==> flow/design.v <==
module E_lock (
    clk, reset, reset_in, B0_in, B1_in, sel, LED, Digital
);
    input clk;
    input reset;
    input reset_in;
    input B0_in;
    input B1_in;
    output sel;
    output LED;
    output [6:0] Digital;
    wire [2:0] state;
    assign sel = 1;
    button_unit reset_inst (.clk(clk), .reset(reset), .ButtonIn(reset_in), .ButtonOut(reset_s));
    button_unit B0_inst    (.clk(clk), .reset(reset), .ButtonIn(B0_in),    .ButtonOut(B0));
    button_unit B1_inst    (.clk(clk), .reset(reset), .ButtonIn(B1_in),    .ButtonOut(B1));
    FSM         fsm_inst   (.clk(clk), .reset(reset), .B0(B0), .B1(B1), .reset_s(reset_s), .state(state), .out(LED));
    dorcodor    dor_inst   (.din(state), .HEX(Digital));
endmodule
module FSM(clk, reset, B0, B1, reset_s, state, out);
    input clk, reset;
    input B0, B1, reset_s;
    output out;
    output reg [2:0] state;
    reg [2:0] next_state;
    always @(posedge clk) begin  
        if (reset_s) begin
            state <= 3'b000;
        end
        if (B0) begin
            case (state)
                3'b000: state <= 3'b001;
                3'b001: state <= 3'b000;
                3'b010: state <= 3'b011;
                3'b011: state <= 3'b001;
                3'b100: state <= 3'b011;
                3'b101: state <= 3'b001;
                default: state <= 3'b000;
            endcase
        end
        if (B1) begin
            case (state)
                3'b000: state <= 3'b000;
                3'b001: state <= 3'b010;
                3'b010: state <= 3'b000;
                3'b011: state <= 3'b100;
                3'b100: state <= 3'b101;
                3'b101: state <= 3'b000;
                default: state <= 3'b000;
            endcase
        end
    end
    assign out = (state == 3'b101) ? 1 : 0; 
endmodule
module button_unit (clk, reset, ButtonIn, ButtonOut);
    input clk, reset;
    input ButtonIn;
    output ButtonOut;
    wire synch_d1, synch_out;
    wire time_clr, time_done;
    wire out_c, out_and;
    dffr U1(.clk(clk), .d(ButtonIn),
            .r(0), .q(synch_d1));
    dffr U2(.clk(clk), .d(synch_d1),
            .r(0), .q(synch_out));
    counter_n #(.n(1000000), .counter_bits(21)) U3(
                .clk(clk), .en(1),
                .r(0), .q(), .co(pulse1KHz));
    diner U4(.clk(clk), .en(pulse1KHz),
             .time_clr(time_clr), .time_done(time_done));
    control_button U5(.clk(clk), .in(synch_out), .reset(reset),
               .time_clr(time_clr), .time_done(time_done), .out(out_c));
    dffr U6(.clk(clk), .d(out_c), .r(0), .q(out_and));
    assign ButtonOut = ((!out_and) & out_c);
endmodule
module control_button(clk, in, reset, time_done, out, time_clr);
    input clk, in, reset, time_done;
    output reg out;
    output reg time_clr;
    reg [1:0] state;
    always @(posedge clk) begin
        if (reset) begin
            time_clr = 1;
            state <= 2'b00;
            out <= 0;
        end else begin
            case (state)
                2'b00: begin
                    if (in) begin
                        time_clr = 0;
                        state <= 2'b01;
                        out <= 1;
                    end
                end
                2'b01: begin
                    if (time_done) begin
                        time_clr = 1;
                        state <= 2'b10;
                        out <= 1;
                    end 
                end
                2'b10: begin
                    if (!in) begin
                        time_clr = 0;
                        state <= 2'b11;
                        out <= 1;
                    end
                end
                2'b11: begin
                    if (time_done) begin
                        time_clr = 1;
                        state <= 2'b00;
                        out <= 0;
                    end
                end
            endcase
        end
    end
endmodule
module counter_n(clk,en,r,q,co);
  parameter  n=2;  
  parameter  counter_bits=1;
  input   clk,en,r ;
  output  co;
  output [counter_bits-1:0]  q;
  reg [counter_bits-1:0]  q=0;
  assign  co=(q==(n-1)) && en;
  always @(posedge clk) 
  begin
      if(r) q=0;
	  else if(en) 
	          begin	 
                if(q==(n-1))  q=0 ;
                else q=q+1;		 
              end
  end
endmodule
module dffr (clk, d, r, q);
    parameter n = 1;
    input r, clk;
    input [n-1:0] d;
    output [n-1:0] q;
    reg [n-1:0] q;
    always @(posedge clk) begin
        if(r) q = {n{1'b0}};
        else q = d;
    end
endmodule
module diner (clk, en, time_clr, time_done);
    input clk, en, time_clr;
    output time_done;
    reg [3:0] q = 0;
    assign time_done = (q==10);
    always @(posedge clk) begin
        if (time_clr) q = 0;
        else if(en) q = q + 1;
        else q = q;
    end
endmodule
module dorcodor(din, HEX);
 input [2:0] din;
 output reg [6:0] HEX;
 always @* begin
	  case (din)
			3'b000 : HEX = ~7'b1000000;
			3'b001 : HEX = ~7'b1111001;
			3'b010 : HEX = ~7'b0100100;
			3'b011 : HEX = ~7'b0110000;
			3'b100 : HEX = ~7'b0011001;
			3'b101 : HEX = ~7'b0010010;
			3'b110 : HEX = ~7'b0000010;
			3'b111 : HEX = ~7'b1111000;
			default: HEX = ~7'b0000000;
	  endcase
 end
endmodule
Tool chain data of E_lock
The steps from the RTL of E_lock to its reports follow in flow order.
Lines are those of the file above, counted from 1.
The mark -- stands for no value.
- top module: E_lock
- clock input: clk
- library: sky130hd
- timing corner: tt_025C_1v80

Elaborated design
Yosys after proc, flatten, opt, wreduce and memory -nomap, before mapping. Print and check cells are not counted. Equal cells are merged and count once.
Memory sizes are those after Yosys's memory passes, which may raise the word count (mostly to a power of two), join words into wider ones and drop unused or constant bits.
- register bits at 99
- ROM bits: 56
- clocked read ports x word width: 7
- memories: 1
- input bits: 5
- memories (memory ; words ; bits a word ; rd ports ; wr ports ; line ; source):
    (name not given) ; 8 ; 7 ; 1 ; 0 ; 164 ; case (din)
- noted add/sub/neg operators: 6
- eq/ne operators at 35
- mux-type cells at 46
- noted bitwise gates (word level): 3
- reductions and logical operators at 22
- operators by type and width (cell ; count):
    21-bit by 1-bit adder with 21-bit output (second input constant) ; 3
    21-bit by 20-bit equality test with 1-bit output (second input constant) ; 3
    2-bit by 1-bit inequality test with 1-bit output (second input constant) ; 12
    2-bit 2-to-1 mux ; 12
    2-bit parallel mux with 4-bit select ; 3
    1-bit 2-to-1 mux ; 19
    5-bit AND reduction ; 3
    2-bit equality test (second input constant) ; 6
    4-bit by 1-bit adder with 4-bit output (second input constant) ; 3
    4-bit equality test (second input constant) ; 3
    4-bit nonzero test ; 3
    1-bit parallel mux with 4-bit select ; 3
    3-bit 2-to-1 mux ; 4
    3-bit AND reduction ; 3
    3-bit parallel mux with 3-bit select ; 1
    1-bit parallel mux with 3-bit select ; 3
    2-bit OR reduction ; 4
    2-bit by 1-bit equality test with 1-bit output (second input constant) ; 3
    2-bit inequality test (second input constant) ; 3
    2-bit zero test ; 3
    3-bit by 2-bit equality test with 1-bit output (second input constant) ; 2
    3-bit equality test (second input constant) ; 2
    2-bit parallel mux with 2-bit select ; 1
    1-bit AND ; 3
    1-bit zero test ; 3
    3-bit by 1-bit equality test with 1-bit output (second input constant) ; 1
    3-bit zero test ; 1
    3-bit nonzero test ; 1
    3-bit OR reduction ; 1

Depth
Longest topological path by Yosys (ltp), each cell counted once; first at word level (registers and memories cut), then after technology mapping (sequential cells cut; the memories' decode and read muxes count).
- word-level depth at 6
- ABC_AREA: 0
- noted depth in mapped cells: 7

Synthesis result
The flow's flattened synthesis, as Yosys stat reports it; memories are mapped. The netlist is that of the ABC_AREA named above (0 if unset); the other value can give another one.
- cells by type (type ; count):
    sky130_fd_sc_hd__dfxtp_1 ; 109
    sky130_fd_sc_hd__xnor2_1 ; 23
    sky130_fd_sc_hd__xor2_1 ; 21
    sky130_fd_sc_hd__ha_1 ; 14
    sky130_fd_sc_hd__nor2_1 ; 45
    sky130_fd_sc_hd__nand3_1 ; 26
    sky130_fd_sc_hd__a21oi_1 ; 25
    sky130_fd_sc_hd__nand2_1 ; 32
    sky130_fd_sc_hd__mux2_2 ; 9
    sky130_fd_sc_hd__nand4_1 ; 16
    sky130_fd_sc_hd__o31ai_1 ; 13
    sky130_fd_sc_hd__or4_1 ; 13
    sky130_fd_sc_hd__edfxtp_1 ; 3
    sky130_fd_sc_hd__o21ai_0 ; 17
    sky130_fd_sc_hd__nand2b_1 ; 13
    sky130_fd_sc_hd__nor2b_1 ; 12
    sky130_fd_sc_hd__and4_1 ; 8
    sky130_fd_sc_hd__inv_1 ; 17
Other cell types: 29; their cells: 103.
- cell count: 519
- noted cell area after synthesis: 0.0048559 mm²
- flip-flops at 112
By module: a second synthesis without flattening, with its own total; a netlist apart from the flattened one above.
- cells (unflattened synthesis): 540
- area (unflattened synthesis) at 0.0051137 mm²
Each row is one instance without its submodules.
- modules (module ; instances ; cells ; area (mm²) ; seq. area (mm²)):
    counter_n ; 3 ; 111 ; 0.0010035 ; 0.0004204
    control_button ; 3 ; 28 ; 0.0002703 ; 0.0001201
    diner ; 3 ; 19 ; 0.0001952 ; 0.0000801
    dffr ; 9 ; 2 ; 0.0000338 ; 0.00002
    FSM ; 1 ; 18 ; 0.0001877 ; 0.0000901
    dorcodor ; 1 ; 19 ; 0.0001401 ; 0
    button_unit ; 3 ; 3 ; 0.0000213 ; 0
    E_lock ; 1 ; 2 ; 0.0000113 ; 0

Worst setup path after synthesis
Source: OpenSTA report_checks on the synthesized netlist (no wires, ideal clock, input and output delay 20% of the period each), path of least setup slack; recovery checks are left aside. Register names are those of the netlist, which keeps one name where synthesis merged equal registers.
- path kind: register -> register
- start: register reset_inst.U3.q[15]
- end: register reset_inst.U4.q[0]
- noted period: 3.22 ns
- launch time at the first pin: 0.000 ns
- data arrival time at 1.976 ns
- noted data required time: 3.099 ns
- setup slack: 1.124 ns
- path delay: 2.097 ns
- noted driving pins on the path: 5
- period reached after synthesis at 2.096 ns
"path delay" = arrival - input delay + setup time.
"driving pins on the path" counts driving pins, that of a launching flip-flop among them; a cell with two outputs on the path counts twice.
"period reached after synthesis" is the clock period less the worst setup slack; recovery checks do not enter. This is arithmetic on one report: input and output delays are still those of the set period (20% each).
The rows between start and end are the longest chain of elaborated cells between them; the timing report does not say that the signal goes this way. Where chains are equally long, one stands for them.
A line is the first line of the expression or statement that the cell stems from. Yosys adds cells for indexed reads and writes and turns some case tables into memories.
A register here has more assigning lines than the two given.
- path through: sky130_fd_sc_hd__dfxtp_1 sky130_fd_sc_hd__or4b_1 sky130_fd_sc_hd__or4_4 sky130_fd_sc_hd__nor3_1 sky130_fd_sc_hd__mux2_2
- noted length of the longest elaborated chain: 1
- RTL lines, path post-synthesis (element ; line ; source):
    start, declared ; 125 ; output [counter_bits-1:0]  q;
    start, assigned ; 130 ; if(r) q=0;
    start, assigned ; 134 ; else q=q+1;
    21-bit by 20-bit equality test with 1-bit output ; 127 ; assign  co=(q==(n-1)) && en;
    end, assigned ; 156 ; else if(en) q = q + 1;
    end, assigned ; 157 ; else q = q;
    end, declared ; 152 ; reg [3:0] q = 0;

Worst path after layout
Path of least setup slack in the final report of stored run 1 (OpenROAD, finished layout, wires in). Where an end is a register, its clock arrival counts in the times.
- path kind: register -> output
- start: register fsm_inst.state[0]
- end: output LED
- noted period: 3.09 ns
- launch time at the first pin: 0.35 ns
- data arrival time at 1.72 ns
- noted data required time: 2.47 ns
- setup slack: 0.75 ns
- noted driving pins on the path: 4
The rows between start and end are the longest chain of elaborated cells between them; the timing report does not say that the signal goes this way. Where chains are equally long, one stands for them.
A register here has more assigning lines than the two given.
- path through: sky130_fd_sc_hd__edfxtp_1 sky130_fd_sc_hd__nor2b_1 sky130_fd_sc_hd__and2_1 sky130_fd_sc_hd__clkdlybuf4s50_1
- noted length of the longest elaborated chain: 2
- RTL lines, path post-layout (element ; line ; source):
    start, declared ; 24 ; output reg [2:0] state;
    start, assigned ; 28 ; state <= 3'b000;
    start, assigned ; 32 ; 3'b000: state <= 3'b001;
    3-bit equality test ; 53 ; assign out = (state == 3'b101) ? 1 : 0;
    1-bit 2-to-1 mux ; 53 ;
    end, declared ; 10 ; output LED;

2 stored runs of E_lock in the flow (synthesis by Yosys, layout by OpenROAD, sky130hd cells), in arbitrary order. Constraints: input delay and output delay 20% of the set period each, output load 0.01 pF.
By "critical path time" is meant the share of the clock period that the worst setup path is allowed (20% is reserved at inputs, 20% at outputs), minus its slack. Clock arrival times at its registers enter into it.
By "overall power" is meant OpenSTA's value without simulated activity: inputs other than the clock are taken to toggle once in ten clock periods, and the tool carries that through the logic.

Stored run 1
Settings were period_ns = 3.09; CORE_UTILIZATION = 53; SETUP_SLACK_MARGIN = 0.47; PLACE_DENSITY_LB_ADDON = 0.18; CELL_PAD_IN_SITES_GLOBAL_PLACEMENT = 0; CELL_PAD_IN_SITES_DETAIL_PLACEMENT = 0; CAP_MARGIN = 5; SLEW_MARGIN = 40; MIN_ROUTING_LAYER = met2; CORE_MARGIN = 2
- noted the post-synthesis cell area: 0.0048559 mm²
- die footprint at 0.0099441 mm²
- noted the standard-cell area after layout: 0.0052613 mm²
- setup slack of the critical path: 0.750 ns
- noted the summed negative setup slack: 0.000 ns
- worst hold slack in the final report at 0.337 ns
- overall power at 2.695 mW
- critical path time at 1.72 ns
- class of the worst setup path: register -> output

Stored run 2
Settings were period_ns = 4.28; CORE_UTILIZATION = 32; SETUP_SLACK_MARGIN = 0.82; PLACE_DENSITY_LB_ADDON = 0.27; CELL_PAD_IN_SITES_DETAIL_PLACEMENT = 1; TNS_END_PERCENT = 75; ABC_AREA = 0; CTS_CLUSTER_SIZE = 78; CAP_MARGIN = 20; CORE_MARGIN = 2; SLEW_MARGIN = 20
- noted the post-synthesis cell area: 0.0048559 mm²
- die footprint at 0.016176 mm²
- noted the standard-cell area after layout: 0.0054803 mm²
- setup slack of the critical path: 1.697 ns
- noted the summed negative setup slack: 0.000 ns
- worst hold slack in the final report at 0.330 ns
- overall power at 2.215 mW
- critical path time at 1.73 ns
- class of the worst setup path: register -> output
